==> flow/design.v <==
module pc #(
    parameter int WIDTH = 32
) (
    input logic clk,
    input logic rst,
    input logic load,
    input logic next_sel,
    input logic dmem_valid,
    input logic branch_result,
    input logic [WIDTH-1:0] next_address,
    input logic [WIDTH-1:0] address_in,
    output reg   [WIDTH-1:0] address_out,
    output logic [WIDTH-1:0] pre_address_pc
);
    reg [WIDTH-1:0] prev_addr;
    always_ff @(posedge clk) begin
        if (!rst) begin
            address_out <= 0;
        end else if (next_sel | branch_result) begin
            address_out <= next_address;
        end else begin
            address_out <= address_out + 32'd4;
        end
        prev_addr <= address_out;
    end
    assign pre_address_pc = prev_addr;
endmodule
module stage_fetch (
    input wire clk,
    input wire rst,
    input wire next_sel,
    input wire valid,
    input wire load,
    input wire branch_result,
    input wire [31:0] next_address,
    input wire [31:0] address_in,
    input wire [31:0] instruction_fetch,
    output reg we_re,
    output reg request,
    output reg [3:0] mask,
    output wire [31:0] address_out,
    output reg [31:0] instruction,
    output wire [31:0] pre_address_pc
);
    pc u_pc0 (
        .clk(clk),
        .rst(rst),
        .load(load),
        .next_sel(next_sel),
        .dmem_valid(valid),
        .next_address(next_address),
        .branch_result(branch_result),
        .address_in(0),
        .address_out(address_out),
        .pre_address_pc(pre_address_pc)
    );
    always_comb begin
        if ((load && !valid)) begin
            mask = 4'b1111;
            we_re = 1'b0;
            request = 1'b0;
        end else begin
            mask = 4'b1111;
            we_re = 1'b0;
            request = 1'b1;
        end
    end
    always_comb begin
        instruction = instruction_fetch;
    end
endmodule
* Step by step through the tools: stage_fetch
Tool output for the design above, in the order of the flow. Lines are those of the file above, counted from 1. Operators carry their Yosys type and port widths (W data, S select, Z words). Library cell names are shortened. The mark n/a stands for no value.
Inputs: design top stage_fetch, clock clk, cell library sky130hd, library corner tt_025C_1v80

* Word-level counts
Counts by Yosys on the flattened word-level netlist (proc, flatten, opt, wreduce; memories kept). Register bits leave out memories and registers merged into their read ports (data or address); mux counts leave out enables and synchronous resets folded into registers. Print and check cells are left out. Cells with the same type and inputs are merged into one.
Word-level totals: word-level cells 8, bits in registers 64, output and inout bits 102, bits of input ports 102
Cells by class: bitwise operators 1, add/subtract/negate cells 1, multiplexer cells 2, reductions and logical operators 2
Operators by type and width (count):
- $add A32 B3 Y32 const B | 1
- $mux W32 | 1
- $or A1 B1 Y1 | 1
- $logic_and A1 B1 Y1 | 1
- $logic_not A1 Y1 | 1
- $mux W1 | 1

* Depth
Longest topological path by Yosys (ltp), each cell counted once; first at word level (registers and memories cut), then after technology mapping (sequential cells cut; the memories' decode and read muxes count).
Logic depth: depth in word-level cells 3, ABC_AREA 0, mapped depth 6, mapped depth without buffers 6

* After synthesis
Source: synth_stat.txt of the flow (Yosys; design flattened, memories mapped). It holds for the ABC_AREA given above (unset counts as 0); a run with the other value may have another netlist. Totals and module areas in this step are rounded.
Cell types:
- dfxtp_1 | count 64, total area 1.28E+03 µm²
- buf_4 | count 37, total area 277.766 µm²
- xor2_1 | count 18, total area 157.651 µm²
- o21ai_0 | count 22, total area 110.106 µm²
- a21oi_1 | count 21, total area 105.101 µm²
- nand2_1 | count 17, total area 63.811 µm²
- nand3_1 | count 12, total area 60.058 µm²
- nor2_1 | count 16, total area 60.058 µm²
- a211oi_1 | count 6, total area 45.043 µm²
- nand4_1 | count 7, total area 43.792 µm²
- xnor2_1 | count 5, total area 43.792 µm²
- a311oi_1 | count 4, total area 35.034 µm²
- clkbuf_1 | count 9, total area 33.782 µm²
- and3_1 | count 4, total area 25.024 µm²
- nand4_4 | count 1, total area 21.27 µm²
- nor4_4 | count 1, total area 21.27 µm²
- and4_1 | count 2, total area 17.517 µm²
- nand4b_1 | count 2, total area 17.517 µm²
Other cell types: 13; their cells: 21.
Mapped netlist: area of sequential cells 1300 µm², buffers 46, chip area (Yosys) 2600 µm², cells in the netlist 269, mapped flip-flops 64
The figures by module come from a second, unflattened synthesis with its own total; it is not the netlist above.
Second synthesis, totals: cells (unflattened synthesis) 299, area total of the unflattened synthesis 2800 µm²
Rows give one instance, submodules left out.
Modules:
- pc | seq. area 1300 µm², area 2500 µm², instances 1, cells 259
- stage_fetch | seq. area 0.0 µm², area 290 µm², instances 1, cells 40

* Path before layout
OpenSTA on the mapped netlist: ideal clock, no wires. The path of least setup slack (recovery checks aside). Input and output delay are each 20% of the period. Register names are those of the netlist, which keeps one name where synthesis merged equal registers.
Timing after synthesis: path kind register to register, start point register u_pc0.address_out[2], end point register u_pc0.address_out[26], arrival time 1.679 ns, library setup time 0.074 ns, stages on the path 7, path delay 1.753 ns, period 2.11 ns, buffers on the path 0, required time 2.036 ns, path slack 0.357 ns, synthesis period reached 1.753 ns
"path delay" is the arrival time less input delay plus setup time. "stages on the path" counts driving pins, that of a launching flip-flop among them; a cell with two outputs on the path counts twice. "synthesis period reached" = period - worst setup slack (recovery checks aside). The figure is calculated, with input and output delays left at 20% of the set period. Between the ends stands the longest chain of elaborated cells between them, by number of cells; it is not shown to be the way that was timed. Of several equally long chains one is given. A line is the first line of the expression or statement that the cell stems from. Yosys adds cells for indexed reads and writes and turns some case tables into memories. At most two assigning lines are given for a register; there are more.
On the way, after synthesis: path through dfxtp_1 ha_1 nand2_1 nor3_4 nand4_1 or4_1 a31oi_1, cells in the longest elaborated chain 2, elaborated cells between the ends (all ways) 2, source lines of those cells 2
Ends and longest elaborated chain, after synthesis:
- start: declaration | RTL line 12 | output reg   [WIDTH-1:0] address_out,
- start: assignment | RTL line 20 | address_out <= next_address;
- start: assignment | RTL line 22 | address_out <= address_out + 32'd4;
- $add A32 B3 Y32 | RTL line 22
- $mux W32 | RTL line 19 | end else if (next_sel | branch_result) begin
- end: assignment | RTL line 20
- end: assignment | RTL line 22
- end: declaration | RTL line 12

* Timing after layout
From the final timing report of flow run A: the path of least setup slack in the routed layout; clock arrival at registers is part of the times.
Timing after layout: path kind register to register, start point register u_pc0.address_out[11], end point register u_pc0.address_out[26], arrival time 2.32 ns, period 2.24 ns, stages on the path 7, path slack 0.20 ns, library setup time 0.08 ns, required time 2.52 ns, buffers on the path 1
Between the ends stands the longest chain of elaborated cells between them, by number of cells; it is not shown to be the way that was timed. Of several equally long chains one is given. At most two assigning lines are given for a register; there are more.
On the way, after layout: path through dfxtp_2 nand4_1 buf_6 nor2_2 nand4_1 or4_1 a31oi_1, cells in the longest elaborated chain 2, elaborated cells between the ends (all ways) 2, source lines of those cells 2
Ends and longest elaborated chain, after layout:
- start: declaration | RTL line 12 | output reg   [WIDTH-1:0] address_out,
- start: assignment | RTL line 20 | address_out <= next_address;
- start: assignment | RTL line 22 | address_out <= address_out + 32'd4;
- $add A32 B3 Y32 | RTL line 22
- $mux W32 | RTL line 19 | end else if (next_sel | branch_result) begin
- end: assignment | RTL line 20
- end: assignment | RTL line 22
- end: declaration | RTL line 12

==> results <==
Design stage_fetch on sky130hd. What follows are 2 stored runs of the flow, each under its own settings; their order means nothing. The constraints put input and output delay at 20% of the set period each and load the outputs with 0.01 pF.
"achieved clock period" = clock period - worst setup slack. The figure is calculated, with input and output delays left at 20% of the set period.
"total power after layout": no workload was simulated; the value follows from the tool's default switching activity.
The results are shown rounded.

[flow run A] flow files
==> flow/run.sh <==
#!/bin/bash
# the make line also repeats the synthesis and layout settings of config.mk as NAME=value (left out here)
make -C /OpenROAD-flow-scripts/flow DESIGN_CONFIG=/design/flow/config.mk WORK_HOME=/design/flow/orfs CLKGATE_MAP_FILE= finish
==> flow/config.mk <==
export PLATFORM = sky130hd
export DESIGN_NAME = stage_fetch
export DESIGN_NICKNAME = stage_fetch
export VERILOG_FILES = /design/flow/design.v
export SDC_FILE = /design/flow/constraint.sdc
export NUM_CORES = 4
export LEC_CHECK = 0
export ABC_AREA = 0
export CAP_MARGIN = 25
export CELL_PAD_IN_SITES_DETAIL_PLACEMENT = 0
export CORE_ASPECT_RATIO = 1.12
export CORE_MARGIN = 2
export CORE_UTILIZATION = 61
export CTS_CLUSTER_DIAMETER = 315
export CTS_CLUSTER_SIZE = 19
export MAX_ROUTING_LAYER = met4
export PLACE_DENSITY_LB_ADDON = 0.19
export SETUP_SLACK_MARGIN = 0.65
export SLEW_MARGIN = 20
==> flow/constraint.sdc <==
create_clock -name core_clock -period 2.24 [get_ports {clk}]
set_input_delay 0.4480 -clock core_clock [delete_from_list [all_inputs] [get_ports {clk}]]
set_output_delay 0.4480 -clock core_clock [all_outputs]
set_load 0.01 [all_outputs]

[flow run A] result: summed negative setup slack 0.000 ns; worst setup slack after layout 0.20 ns; area of the standard cells in the finished layout 3800 µm²; total die area 4700 µm²; synthesis area 2600 µm²; worst hold slack 0.38 ns; achieved clock period 2.038 ns; total power after layout 2.9 mW

[flow run B] flow files
==> flow/run.sh <==
#!/bin/bash
# the make line also repeats the synthesis and layout settings of config.mk as NAME=value (left out here)
make -C /OpenROAD-flow-scripts/flow DESIGN_CONFIG=/design/flow/config.mk WORK_HOME=/design/flow/orfs CLKGATE_MAP_FILE= finish
==> flow/config.mk <==
export PLATFORM = sky130hd
export DESIGN_NAME = stage_fetch
export DESIGN_NICKNAME = stage_fetch
export VERILOG_FILES = /design/flow/design.v
export SDC_FILE = /design/flow/constraint.sdc
export NUM_CORES = 4
export LEC_CHECK = 0
export CAP_MARGIN = 35
export CELL_PAD_IN_SITES_DETAIL_PLACEMENT = 0
export CORE_MARGIN = 3
export CORE_UTILIZATION = 28
export CTS_CLUSTER_DIAMETER = 352
export GPL_TIMING_DRIVEN = 0
export MIN_ROUTING_LAYER = met2
export PLACE_DENSITY_LB_ADDON = 0.09
export SLEW_MARGIN = 20
==> flow/constraint.sdc <==
create_clock -name core_clock -period 2.12 [get_ports {clk}]
set_input_delay 0.4240 -clock core_clock [delete_from_list [all_inputs] [get_ports {clk}]]
set_output_delay 0.4240 -clock core_clock [all_outputs]
set_load 0.01 [all_outputs]

[flow run B] result: achieved clock period 1.938 ns; total die area 10000 µm²; total power after layout 2.9 mW; worst hold slack 0.38 ns; worst setup slack after layout 0.18 ns; synthesis area 2600 µm²; summed negative setup slack 0.000 ns; area of the standard cells in the finished layout 4200 µm²
